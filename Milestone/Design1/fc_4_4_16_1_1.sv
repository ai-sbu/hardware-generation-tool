==> flow/design.v <==
module fc_4_4_16_1_1(clk, reset, input_valid, input_ready, input_data, output_valid, output_ready, output_data);
	parameter M = 4;
	parameter N = 4;
	parameter T = 16;
	parameter R = 1;
	localparam LOGSIZE_M = $clog2(M*N);
	localparam LOGSIZE_N = $clog2(N);
	input clk, reset, input_valid, output_ready;
	input signed [T-1 : 0] input_data;
	output signed [T-1 : 0] output_data;
	output output_valid, input_ready;
	logic unsigned[3 : 0] addr_w;
	logic unsigned[1 : 0] addr_x;
	logic signed [15 : 0] v_out, m_out;
	logic unsigned wr_en_x;
	logic unsigned clear_acc;
	logic unsigned en_acc;
	controlFSM #(4,4) controlMod(.clk(clk), .reset(reset), .input_valid(input_valid), .output_ready(output_ready),
									.addr_x(addr_x) , .wr_en_x(wr_en_x),.addr_w(addr_w), .en_acc(en_acc), .clear_acc(clear_acc),
									.input_ready(input_ready), .output_valid(output_valid));
	datapath #(16, 1) datapathMod(.clk(clk), .reset(reset), .m_out(m_out), .v_out(v_out),
									.en_acc(en_acc), .output_data(output_data), .clear_acc(clear_acc), .output_valid(output_valid),
									.output_ready(output_ready));
	memory #(16, 4 )  vector(.clk(clk), .data_in(input_data), .data_out(v_out), .addr(addr_x), .wr_en(wr_en_x));
	fc_4_4_16_1_1_W_rom  matrixRom(.clk(clk), .addr(addr_w), .z(m_out));
endmodule
module fc_4_4_16_1_1_W_rom(clk, addr, z);
   input clk;
   input [3:0] addr;
   output logic signed [15:0] z;
   always_ff @(posedge clk) begin
      case(addr)
        0: z <= -16'd110;
        1: z <= 16'd69;
        2: z <= -16'd64;
        3: z <= 16'd76;
        4: z <= -16'd39;
        5: z <= 16'd103;
        6: z <= 16'd105;
        7: z <= 16'd44;
        8: z <= -16'd34;
        9: z <= -16'd73;
        10: z <= -16'd53;
        11: z <= 16'd68;
        12: z <= -16'd5;
        13: z <= 16'd116;
        14: z <= 16'd23;
        15: z <= -16'd78;
      endcase
   end
endmodule
module controlFSM(clk, reset, input_valid, output_ready, addr_x, wr_en_x,addr_w,
                 clear_acc, en_acc, input_ready, output_valid);
    parameter M = 12;
    parameter N = 12;
    localparam LOGSIZE_M = $clog2(M*N);  
    localparam LOGSIZE_N = $clog2(N);
    input clk;
    input reset;
    input input_valid;
    input output_ready;
    output logic unsigned [LOGSIZE_N-1 : 0] addr_x;  
    output logic unsigned [LOGSIZE_M-1 : 0] addr_w;  
    output logic wr_en_x;  
    output logic clear_acc;
    output logic en_acc;
    output logic input_ready;
    output logic output_valid;
    logic unsigned [LOGSIZE_N : 0] countLoad;  
    logic unsigned [LOGSIZE_M : 0] countComp;  
    logic unsigned [LOGSIZE_N-1 : 0] countVec;
    logic unsigned iterationDone;
    logic unsigned loadingDone;
    logic unsigned [LOGSIZE_M : 0] out_index_count; 
    logic unsigned temp;
    typedef enum logic {Loading, Compute} State;
    State currentState, nextState;
    always_ff @(posedge clk) begin
        if(reset) begin
            currentState <= Loading;
        end
        else currentState <= nextState;
    end
    always_comb begin
        case (currentState)
            Loading: begin
                if(countLoad == N) begin
                    loadingDone = 1;
                    nextState = Compute;  
                end 
                else begin
                    nextState = Loading;
                    loadingDone = 0;
                end
            end
            Compute: begin
                loadingDone = 0;
                if(out_index_count == M) nextState = Loading;
                else nextState = Compute;
            end
            default: begin
                nextState = Loading;
                loadingDone = 0;
            end
        endcase
    end
    always_comb begin
        if (currentState == Loading) begin
            addr_w = 0;
            if(countLoad < N) begin
                input_ready = 1;
                wr_en_x = 1;
            end
            else begin
                input_ready = 0;
                wr_en_x = 0;
            end
            if(input_valid && input_ready) begin
                if(countLoad < N) begin
                    wr_en_x = 1; 
                    addr_x = countLoad;
                end
                else begin
                    wr_en_x = 0;
                    addr_x = 0;
                end
            end
            else begin
                wr_en_x = 0;
                addr_x = 0;
            end
        end
        else if (currentState == Compute) begin
            wr_en_x = 0;
            input_ready = 0;
            addr_w = countComp;
            addr_x = countVec;
        end
        else begin
            input_ready = 0;
            wr_en_x = 0;
            addr_x = 0;
            addr_w = 0;
        end
    end
    always_ff @(posedge clk) begin
        if(currentState == Loading) begin
            if(reset) countLoad <= 0;
            countComp <= 0;
            countVec <= 0;
            en_acc <= 0;
            clear_acc <= 1; 
            output_valid <= 0;
            iterationDone <= 0;
            temp <= 0;
            out_index_count <= 0;
            if(loadingDone == 1)begin
                countLoad <= 0;
            end
            if(input_valid && input_ready)
                countLoad <= countLoad + 1;  
        end
        if(currentState == Compute)begin
            if(iterationDone) begin
                en_acc <= 0;
                output_valid <= 1;
                if(output_ready && output_valid)begin
                    iterationDone <= 0;
                    clear_acc <= 1;
                    output_valid <= 0;
                    temp <= 1;
                    out_index_count <= out_index_count + 1; 
                end 
            end
            else begin
                clear_acc <= 0;
                if(countComp == 0 || countVec != 0 || temp) begin  
                    countComp <= countComp + 1;
                    if(countVec == N-1) countVec <= 0;
                    else countVec <= countVec + 1;
                    en_acc <= 1;
                    output_valid <= 0;
                    temp <= 0; 
                end        
                else begin
                    iterationDone <= 1;
                end
            end 
        end
    end
endmodule
module datapath(clk, reset, clear_acc, en_acc,
                output_data, output_ready, output_valid, m_out, v_out);
    parameter WIDTH = 12;
    parameter R = 0;
    input clk, reset;
    input unsigned clear_acc, en_acc;
    output logic signed [WIDTH-1 : 0] output_data;
    input logic output_ready;
    input logic output_valid;
    input logic signed [WIDTH - 1 : 0] v_out;
    input logic signed [WIDTH - 1 : 0] m_out;
    logic signed [WIDTH : 0] result;
    logic signed [WIDTH : 0] intermediate;
    logic signed [WIDTH - 1 : 0] m_data_out_y;
    always_comb begin
        intermediate = (v_out * m_out);  
    end
    always_ff @(posedge clk) begin
        if(clear_acc) begin
        end
        else if (en_acc) begin
            if(result > 2**(WIDTH-1) -1) begin 
                output_data <= 2**(WIDTH-1) -1;
            end
            else if(result < -(2**(WIDTH-1))) begin
                if(R == 1) output_data <= 0;
                else begin                    
                    output_data <= -(2**(WIDTH-1));
                end
            end
            else begin
                if(R == 1 && result < 0)
                    output_data <= 0;
                else output_data <= result;                
            end
        end
    end
    always_ff @(posedge clk) begin
        if(clear_acc) begin
            result <= 0;
        end
        else if(en_acc) begin
            if((result + intermediate)  > 2**(WIDTH-1) -1) begin
                result <=  2**(WIDTH-1) -1;
            end
            else if ((result + intermediate) < -(2**(WIDTH-1))) begin
                result <= -(2**(WIDTH-1));
            end    
            else result <= intermediate + result;
        end
    end
endmodule
module memory(clk, data_in, data_out, addr, wr_en);
    parameter                   WIDTH = 16;  
    parameter                   SIZE = 64;   
    localparam                  LOGSIZE = $clog2(SIZE);  
    input [WIDTH-1 : 0]         data_in;
    output logic [WIDTH-1 : 0]  data_out;
    input [LOGSIZE-1 : 0]       addr;
    input                       clk;
    input                       wr_en;
    logic [SIZE-1 : 0][WIDTH-1 : 0] mem;
    always_ff @(posedge clk) begin
        data_out <= mem[addr];
        if(wr_en) 
            mem[addr] <= data_in;
    end
endmodule
* From RTL to reports: fc_4_4_16_1_1
What the tools print for fc_4_4_16_1_1, step after step. Line numbers count from 1 in the design file above. Operators: Yosys type, input widths -> output width; for muxes data width and select width s. A cell with n/a has no value.
Inputs: top module fc_4_4_16_1_1, clock port clk, standard-cell library sky130hd, corner tt_025C_1v80

* Word-level counts
Yosys after proc, flatten, opt, wreduce and memory -nomap, before mapping. Memory bits, and registers merged into a memory's read port (data or address), are not among the register bits. Print and check cells are not counted. Memory sizes are those after Yosys's memory passes, which may raise the word count (mostly to a power of two), join words into wider ones and drop unused or constant bits.
Storage and ports: clocked read ports x word width 16, input bits 20, memory cells 1, register bits 134, ROM bits 256
Cells by class: shifts and indexed selects 3, bitwise operators 5, multiply operators 1, $lt $le $gt $ge 6, add/subtract/negate cells 7, reductions and logical operators 11, equality and inequality tests 3, multiplexer cells 56
Memories:
- (name not given) | depth 16, bits a word 16, rd ports 1, wr ports 0, line 32 | case(addr)
Operator list (count):
- $mul 16x16->17 | 1
- $shift 16x33->64 | 1
- $shift 16x33->64 const A | 1
- $and 64x64->64 | 1
- $or 64x64->64 | 1
- $shiftx 64x7->16 | 1
- $not 64->64 | 1
- $mux 5 | 8
- $mux 17 | 2
- $neg 6->33 | 1
- $gt 32x16->1 const B | 1
- $lt 32x16->1 const B | 1
- $mux 15 | 2
- $mux 1 | 30
- $add 17x17->18 | 1
- $lt 17x1->1 const B | 1
- $gt 17x16->1 const B | 1
- $lt 17x16->1 const B | 1
- $add 17x17->17 | 1
- $mux 2 | 8
- $add 5x1->5 const B | 2
- $mux 3 | 3
- $eq 5x3->1 const B | 1
- $logic_not 5->1 | 1
- $reduce_and 2->1 | 2
- $mux 4 | 1
- $pmux 1 s2 | 2
- $logic_and 1x1->1 | 3
Not listed: further kinds 10, cells in them 12.

* Logic depth
Yosys ltp: most cells in a row. Word level: on the elaborated netlist, between registers, memories and ports. Mapped: between sequential cells and ports; inverters and the memories' decode and read muxes count.
Logic depth: depth in word-level cells 11, ABC_AREA 0, gate-level depth with buffers 31, mapped depth without buffers 29

* Netlist
Source: synth_stat.txt of the flow (Yosys; design flattened, memories mapped). It holds for the ABC_AREA given above (unset counts as 0); a run with the other value may have another netlist. Totals and module areas in this step are rounded.
Synthesis totals: buffers 52, flip-flops 142, standard cells after synthesis 1258, chip area (Yosys) 11380 um^2
Cells by type (count):
- sky130_fd_sc_hd__edfxtp_1 | 83
- sky130_fd_sc_hd__fa_1 | 91
- sky130_fd_sc_hd__dfxtp_1 | 59
- sky130_fd_sc_hd__ha_1 | 94
- sky130_fd_sc_hd__inv_1 | 221
- sky130_fd_sc_hd__nand2_1 | 167
- sky130_fd_sc_hd__and2_1 | 71
- sky130_fd_sc_hd__o21ai_0 | 88
- sky130_fd_sc_hd__xnor2_1 | 45
- sky130_fd_sc_hd__nor2_1 | 83
- sky130_fd_sc_hd__clkbuf_1 | 47
- sky130_fd_sc_hd__a211oi_1 | 22
- sky130_fd_sc_hd__a22o_1 | 16
- sky130_fd_sc_hd__a21oi_1 | 26
- sky130_fd_sc_hd__a31oi_1 | 20
- sky130_fd_sc_hd__xor2_1 | 12
- sky130_fd_sc_hd__nor3_1 | 14
- sky130_fd_sc_hd__nor2b_1 | 11
Other cell types: 42; their cells: 88. By module: a second synthesis without flattening, with its own total; a netlist apart from the flattened one above.
Unflattened totals: cells (unflattened synthesis) 1163, area (unflattened synthesis) 11910 um^2
Each row is one instance without its submodules.
Modules:
- datapath | instances 1, cells 800, area 6827 um^2
- memory | instances 1, cells 189, area 3450 um^2
- controlFSM | instances 1, cells 126, area 1132 um^2
- fc_4_4_16_1_1_W_rom | instances 1, cells 48, area 501.7 um^2
- fc_4_4_16_1_1 | instances 1, cells 0, area 0.0 um^2

* Timing after synthesis
Path of least setup slack by OpenSTA after synthesis, without wires, with an ideal clock, recovery checks aside; 20% of the period is set as input and as output delay. Where synthesis merged equal registers, the netlist keeps one of their names.
Path post-synthesis: path type input -> register, from input input_valid, to register vector.mem, path delay 5487 ps, time at the first pin 1982 ps, arrival 7317 ps, setup slack 2440 ps, period 9910 ps, driving pins on the path 13, required time 9758 ps, period reached after synthesis 7470 ps
"path delay" = arrival - input delay + setup time. "driving pins on the path": output pins that drive a net of the path, with the launching flip-flop's if there is one; two outputs of one cell count as two. "period reached after synthesis" = period - worst setup slack (recovery checks aside). The figure is calculated, with input and output delays left at 20% of the set period. An end named without its bit number is one bit of that signal or, where synthesis recoded a state register, one of its new flip-flops. Between the ends stands the longest chain of elaborated cells between them, by number of cells; it is not shown to be the way that was timed. Of several equally long chains one is given. Each line given opens the expression or statement behind the cell; cells for indexed reads and writes are added by Yosys, which also makes memories of some case tables. Ways into the end's enable are left out, as the timed path ends at the data pin.
On the way, post-synthesis: path through sky130_fd_sc_hd__nand2b_1 > sky130_fd_sc_hd__nor2_1 > sky130_fd_sc_hd__a22o_1 > sky130_fd_sc_hd__clkbuf_1 > sky130_fd_sc_hd__inv_1 > sky130_fd_sc_hd__clkbuf_1 > sky130_fd_sc_hd__buf_1 > sky130_fd_sc_hd__ha_1 > sky130_fd_sc_hd__clkbuf_1 > sky130_fd_sc_hd__nor3b_1 > sky130_fd_sc_hd__clkbuf_1 > sky130_fd_sc_hd__nand2_1 > sky130_fd_sc_hd__o21ai_0, cells in the longest elaborated chain 8
RTL lines, path post-synthesis:
- start, declared | line 8 | input clk, reset, input_valid, output_ready;
- $logic_and 1x1->1 | line 118 | if(input_valid && input_ready) begin
- $mux 2 | line 118
- $mux 2 | line 108 | if (currentState == Loading) begin
- $neg 6->33 | line 257 | mem[addr] <= data_in;
- $shift 16x33->64 | line 257
- $not 64->64 | line 257
- $and 64x64->64 | line 257
- $or 64x64->64 | line 257
- end, assigned | line 257
- end, declared | line 253 | logic [SIZE-1 : 0][WIDTH-1 : 0] mem;

* Path in the finished layout
From the final timing report of record 1: the path of least setup slack in the routed layout; clock arrival at registers is part of the times. The path's times are printed in steps of 10 ps; the period is the one set.
Path post-layout: path type register -> register, from register matrixRom.z[3], to register datapathMod.result[3], period 12800 ps, required time 13180 ps, time at the first pin 420 ps, setup slack 5190 ps, arrival 8000 ps, driving pins on the path 26
Between the ends stands the longest chain of elaborated cells between them, by number of cells; it is not shown to be the way that was timed. Of several equally long chains one is given. At most two assigning lines are given for a register; there are more.
On the way, post-layout: path through sky130_fd_sc_hd__dfxtp_1 > sky130_fd_sc_hd__nand2_1 > sky130_fd_sc_hd__fa_1 > sky130_fd_sc_hd__fa_1 > sky130_fd_sc_hd__fa_1 > sky130_fd_sc_hd__fa_1 > sky130_fd_sc_hd__inv_1 > sky130_fd_sc_hd__fa_1 > sky130_fd_sc_hd__inv_1 > sky130_fd_sc_hd__fa_1 > sky130_fd_sc_hd__inv_1 > sky130_fd_sc_hd__ha_1 > sky130_fd_sc_hd__and3_1 > sky130_fd_sc_hd__a31o_2 > sky130_fd_sc_hd__nor4_1 > sky130_fd_sc_hd__nor3_1 > sky130_fd_sc_hd__xor2_1 > sky130_fd_sc_hd__ha_1 > sky130_fd_sc_hd__a21oi_1 > sky130_fd_sc_hd__o21ai_0 > sky130_fd_sc_hd__nand2_1 > sky130_fd_sc_hd__o21ai_0 > sky130_fd_sc_hd__a211oi_1 > sky130_fd_sc_hd__a32oi_2 > sky130_fd_sc_hd__nor2b_2 > sky130_fd_sc_hd__a22o_1, cells in the longest elaborated chain 5
RTL lines, path post-layout:
- start, declared | line 30 | output logic signed [15:0] z;
- start, assigned | line 33 | 0: z <= -16'd110;
- start, assigned | line 35 | 2: z <= -16'd64;
- $mul 16x16->17 | line 207 | intermediate = (v_out * m_out);
- $add 17x17->18 | line 237 | else if ((result + intermediate) < -(2**(WIDTH-1))) begin
- $lt 32x16->1 | line 237
- $mux 17 | line 237
- $mux 17 | line 234 | if((result + intermediate)  > 2**(WIDTH-1) -1) begin
- end, assigned | line 235 | result <=  2**(WIDTH-1) -1;
- end, assigned | line 238 | result <= -(2**(WIDTH-1));
- end, declared | line 203 | logic signed [WIDTH : 0] result;

Ticket comment

Module fc_4_4_16_1_1, platform sky130hd: 2 stored runs of the flow (Yosys, OpenROAD) with differing settings, in no particular order. Input and output delays are each 20% of the period that was set; the output load is 0.01 pF.
By "achieved clock period" is meant the clock period of the run minus its worst setup slack. This is arithmetic on one report: input and output delays are still those of the set period (20% each).
"worst setup path time" is the time allowed to the run's worst setup path (the clock period less input and output delay, where it has them) less its slack. Clock arrival times count: a late capture clock shortens it, a late launch clock lengthens it.
"worst setup path time" is given in steps of 10 ps.
Results are given in rounded form.
[record 1] settings: period_ns=12.8, CAP_MARGIN=20, CORE_MARGIN=2, CORE_UTILIZATION=40, SLEW_MARGIN=20
[record 1] result: chip area after synthesis (Yosys) 11380 um^2, die area 29820 um^2, standard-cell area of the final layout 12680 um^2, utilization 0.454, worst setup slack after layout 5186 ps, total negative slack 0 ps, worst hold slack 479 ps, achieved clock period 7614 ps, worst setup path time 7610 ps, worst setup path kind register -> register
[record 2] settings: period_ns=11.0, CORE_UTILIZATION=40, PLACE_DENSITY_LB_ADDON=0.29, CORE_ASPECT_RATIO=1.9, CORE_MARGIN=4, CELL_PAD_IN_SITES_DETAIL_PLACEMENT=1, CTS_CLUSTER_SIZE=12, SLEW_MARGIN=35, CAP_MARGIN=20
[record 2] result: chip area after synthesis (Yosys) 11380 um^2, die area 31360 um^2, standard-cell area of the final layout 12660 um^2, utilization 0.454, worst setup slack after layout 3232 ps, total negative slack 0 ps, worst hold slack 487 ps, achieved clock period 7768 ps, worst setup path time 7770 ps, worst setup path kind register -> register
